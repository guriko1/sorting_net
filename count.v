==> flow/design.v <==
`default_nettype none
module count(input wire clk,
          output reg [31:0] pc);
     initial begin
          #5 pc = 0;
     end     
     always @(posedge clk) begin
          pc = pc + 32 * 4;
     end
endmodule
`default_nettype wire
; ---- Step by step through the tools: count
; Tool output for the design above, in the order of the flow.
; Line numbers count from 1 in the design file above.
; Operators: Yosys type, input widths -> output width; for muxes data width and select width s.
; A cell with n/a has no value.
[inputs]
top = count
clock_port = clk
lib = sky130hd
pvt_corner = tt_025C_1v80

; ---- Word-level counts
; Counts by Yosys on the flattened word-level netlist (proc, flatten, opt, wreduce; memories kept). Register bits leave out memories and registers merged into their read ports (data or address); mux counts leave out enables and synchronous resets folded into registers. Print and check cells are left out. Cells with the same type and inputs are merged into one.
[op_classes]
n_addsub = 1
[op_table]
columns = op, n
row1 = $add 32x8->32 const B, 1
[word_totals]
ff_bits = 32
inputBits = 1
out_inout_bits = 32
elab_cells = 2

; ---- Depth
; Depth = most cells in a row (Yosys ltp): at word level without a register or memory, in the mapped netlist without a sequential cell, where the memories' decode and read muxes count.
[logic_depth]
ltp_word = 1
abc_area = 0
ltp_mapped = 5
ltp_nobuf = 5

; ---- Synthesis result
; The flow's flattened synthesis, as Yosys stat reports it; memories are mapped. The netlist is that of the ABC_AREA named above (0 if unset); the other value can give another one.
; Totals and module areas in this step are rounded.
[by_type]
columns = cell, n, area_total_um2
row1 = sky130_fd_sc_hd__dfxtp_1, 25, 500.48
row2 = sky130_fd_sc_hd__xnor2_1, 15, 131.376
row3 = sky130_fd_sc_hd__xor2_1, 8, 70.067
row4 = sky130_fd_sc_hd__buf_4, 7, 52.55
row5 = sky130_fd_sc_hd__nand3_1, 9, 45.043
row6 = sky130_fd_sc_hd__nand4_4, 2, 42.541
row7 = sky130_fd_sc_hd__nor4_4, 2, 42.541
row8 = sky130_fd_sc_hd__and3_1, 5, 31.28
row9 = sky130_fd_sc_hd__nand4_1, 4, 25.024
row10 = sky130_fd_sc_hd__and4_1, 2, 17.517
row11 = sky130_fd_sc_hd__nand3_4, 1, 17.517
row12 = sky130_fd_sc_hd__nand2_1, 4, 15.014
row13 = sky130_fd_sc_hd__nor2_1, 4, 15.014
row14 = sky130_fd_sc_hd__ha_1, 1, 12.512
row15 = sky130_fd_sc_hd__and3_2, 1, 7.507
row16 = sky130_fd_sc_hd__inv_1, 2, 7.507
row17 = sky130_fd_sc_hd__conb_1, 1, 3.754
[mapped]
cell_count = 93
synth_area_um2 = 1040
seq_area_um2 = 500
flip_flops = 25

; ---- Worst setup path after synthesis
; Path of least setup slack by OpenSTA after synthesis, without wires, with an ideal clock, recovery checks aside; 20% of the period is set as input and as output delay. Where synthesis merged equal registers, the netlist keeps one of their names.
[synth_timing]
kind = register -> register
startpoint = reg pc[7]
endpoint = reg pc[25]
clock_period_ps = 2420
setup_time_ps = 121
t_first_pin_ps = 0
arrival_time_ps = 1362
setup_slack_ps = 937
path_delay_ps = 1483
driving_pins = 6
n_path_buf = 0
period_less_setup_slack_ps = 1483
; "path_delay_ps" is the arrival time less input delay plus setup time.
; "driving_pins" counts driving pins, that of a launching flip-flop among them; a cell with two outputs on the path counts twice.
; "period_less_setup_slack_ps" = period - worst setup slack (recovery checks aside). The figure is calculated, with input and output delays left at 20% of the set period.
; The rows between start and end are the longest chain of elaborated cells between them; the timing report does not say that the signal goes this way. Where chains are equally long, one stands for them.
; A line is the first line of the expression or statement that the cell stems from. Yosys adds cells for indexed reads and writes and turns some case tables into memories.
[synth_via]
cell_sequence = sky130_fd_sc_hd__dfxtp_1 sky130_fd_sc_hd__ha_1 sky130_fd_sc_hd__nand3_1 sky130_fd_sc_hd__nor4_4 sky130_fd_sc_hd__nand4_1 sky130_fd_sc_hd__xnor2_1
elab_chain_cells = 1
cells_between = 1
cone_lines = 1
[synth_rtl]
columns = element, line_no
row1 = from (decl), 3  ; output reg [31:0] pc);
row2 = from (assign), 8  ; pc = pc + 32 * 4;
row3 = $add 32x8->32, 8
row4 = to (assign), 8
row5 = to (decl), 3

; ---- Path in the finished layout
; From the final timing report of stored run 2: the path of least setup slack in the routed layout; clock arrival at registers is part of the times.
; The path's times are printed in steps of 10 ps; the period is the one set.
[layout_timing]
kind = register -> output
startpoint = reg pc[27]
endpoint = out pc[27]
clock_period_ps = 1580
t_first_pin_ps = 300
arrival_time_ps = 1210
setup_slack_ps = 50
driving_pins = 2
n_path_buf = 1
[layout_via]
cell_sequence = sky130_fd_sc_hd__dfxtp_2 sky130_fd_sc_hd__clkdlybuf4s50_1
elab_chain_cells = 0
cells_between = 0
cone_lines = 0
[layout_rtl]
columns = element, line_no
row1 = from (decl), 3  ; output reg [31:0] pc);
row2 = from (assign), 8  ; pc = pc + 32 * 4;
row3 = to (decl), 3

==> results <==
count through Yosys and OpenROAD on sky130hd: 2 stored runs, unordered, with their settings and measured results. The constraints put input and output delay at 20% of the set period each and load the outputs with 0.01 pF.
By "achieved_period_ps" is meant the clock period of the run minus its worst setup slack. This is arithmetic on one report: input and output delays are still those of the set period (20% each).
"worstPathTime_ps": the worst setup path's part of the clock period (all of it between registers, 20% less for each end at a port) less its slack. A launch clock that arrives late makes it longer, a capture clock that arrives late makes it shorter.
"design_power_mw" is the tool's figure for a default switching activity; nothing was simulated.
"worstPathTime_ps" is known to 10 ps.
The results are shown rounded.

# stored run 1
==> flow/run.sh <==
#!/bin/bash
# the make line also repeats the synthesis and layout settings of config.mk as NAME=value (left out here)
make -C /OpenROAD-flow-scripts/flow DESIGN_CONFIG=/design/flow/config.mk WORK_HOME=/design/flow/orfs CLKGATE_MAP_FILE= finish
==> flow/config.mk <==
export PLATFORM = sky130hd
export DESIGN_NAME = count
export DESIGN_NICKNAME = count
export VERILOG_FILES = /design/flow/design.v
export SDC_FILE = /design/flow/constraint.sdc
export NUM_CORES = 4
export LEC_CHECK = 0
export ABC_AREA = 0
export CAP_MARGIN = 20
export CELL_PAD_IN_SITES_DETAIL_PLACEMENT = 1
export CELL_PAD_IN_SITES_GLOBAL_PLACEMENT = 3
export CORE_MARGIN = 2
export CORE_UTILIZATION = 54
export CTS_CLUSTER_SIZE = 65
export GPL_ROUTABILITY_DRIVEN = 0
export MIN_ROUTING_LAYER = met2
export PLACE_DENSITY = 0.45
export SETUP_SLACK_MARGIN = 0.23
export SLEW_MARGIN = 5
export TNS_END_PERCENT = 60
==> flow/constraint.sdc <==
create_clock -name core_clock -period 1.82 [get_ports {clk}]
set_input_delay 0.3640 -clock core_clock [delete_from_list [all_inputs] [get_ports {clk}]]
set_output_delay 0.3640 -clock core_clock [all_outputs]
set_load 0.01 [all_outputs]

==> stored run 1: results <==
outcome="incomplete, placement halted on GPL-0301"

# stored run 2
==> flow/run.sh <==
#!/bin/bash
# the make line also repeats the synthesis and layout settings of config.mk as NAME=value (left out here)
make -C /OpenROAD-flow-scripts/flow DESIGN_CONFIG=/design/flow/config.mk WORK_HOME=/design/flow/orfs CLKGATE_MAP_FILE= finish
==> flow/config.mk <==
export PLATFORM = sky130hd
export DESIGN_NAME = count
export DESIGN_NICKNAME = count
export VERILOG_FILES = /design/flow/design.v
export SDC_FILE = /design/flow/constraint.sdc
export NUM_CORES = 4
export LEC_CHECK = 0
export CAP_MARGIN = 20
export CELL_PAD_IN_SITES_DETAIL_PLACEMENT = 0
export CELL_PAD_IN_SITES_GLOBAL_PLACEMENT = 2
export CORE_MARGIN = 3
export CORE_UTILIZATION = 45
export SLEW_MARGIN = 20
export TNS_END_PERCENT = 80
==> flow/constraint.sdc <==
create_clock -name core_clock -period 1.58 [get_ports {clk}]
set_input_delay 0.3160 -clock core_clock [delete_from_list [all_inputs] [get_ports {clk}]]
set_output_delay 0.3160 -clock core_clock [all_outputs]
set_load 0.01 [all_outputs]

==> stored run 2: results <==
achieved_period_ps=1530
fin_ws_ps=50
hold_ws_ps=465
final_cell_area_um2=1440
worstPathTime_ps=1210
timing.worst_path_kind="register -> output"
layout_utilization_frac=0.698
tns_ps=0
die_um2=2920
post_synth_area_um2=1040
design_power_mw=0.884
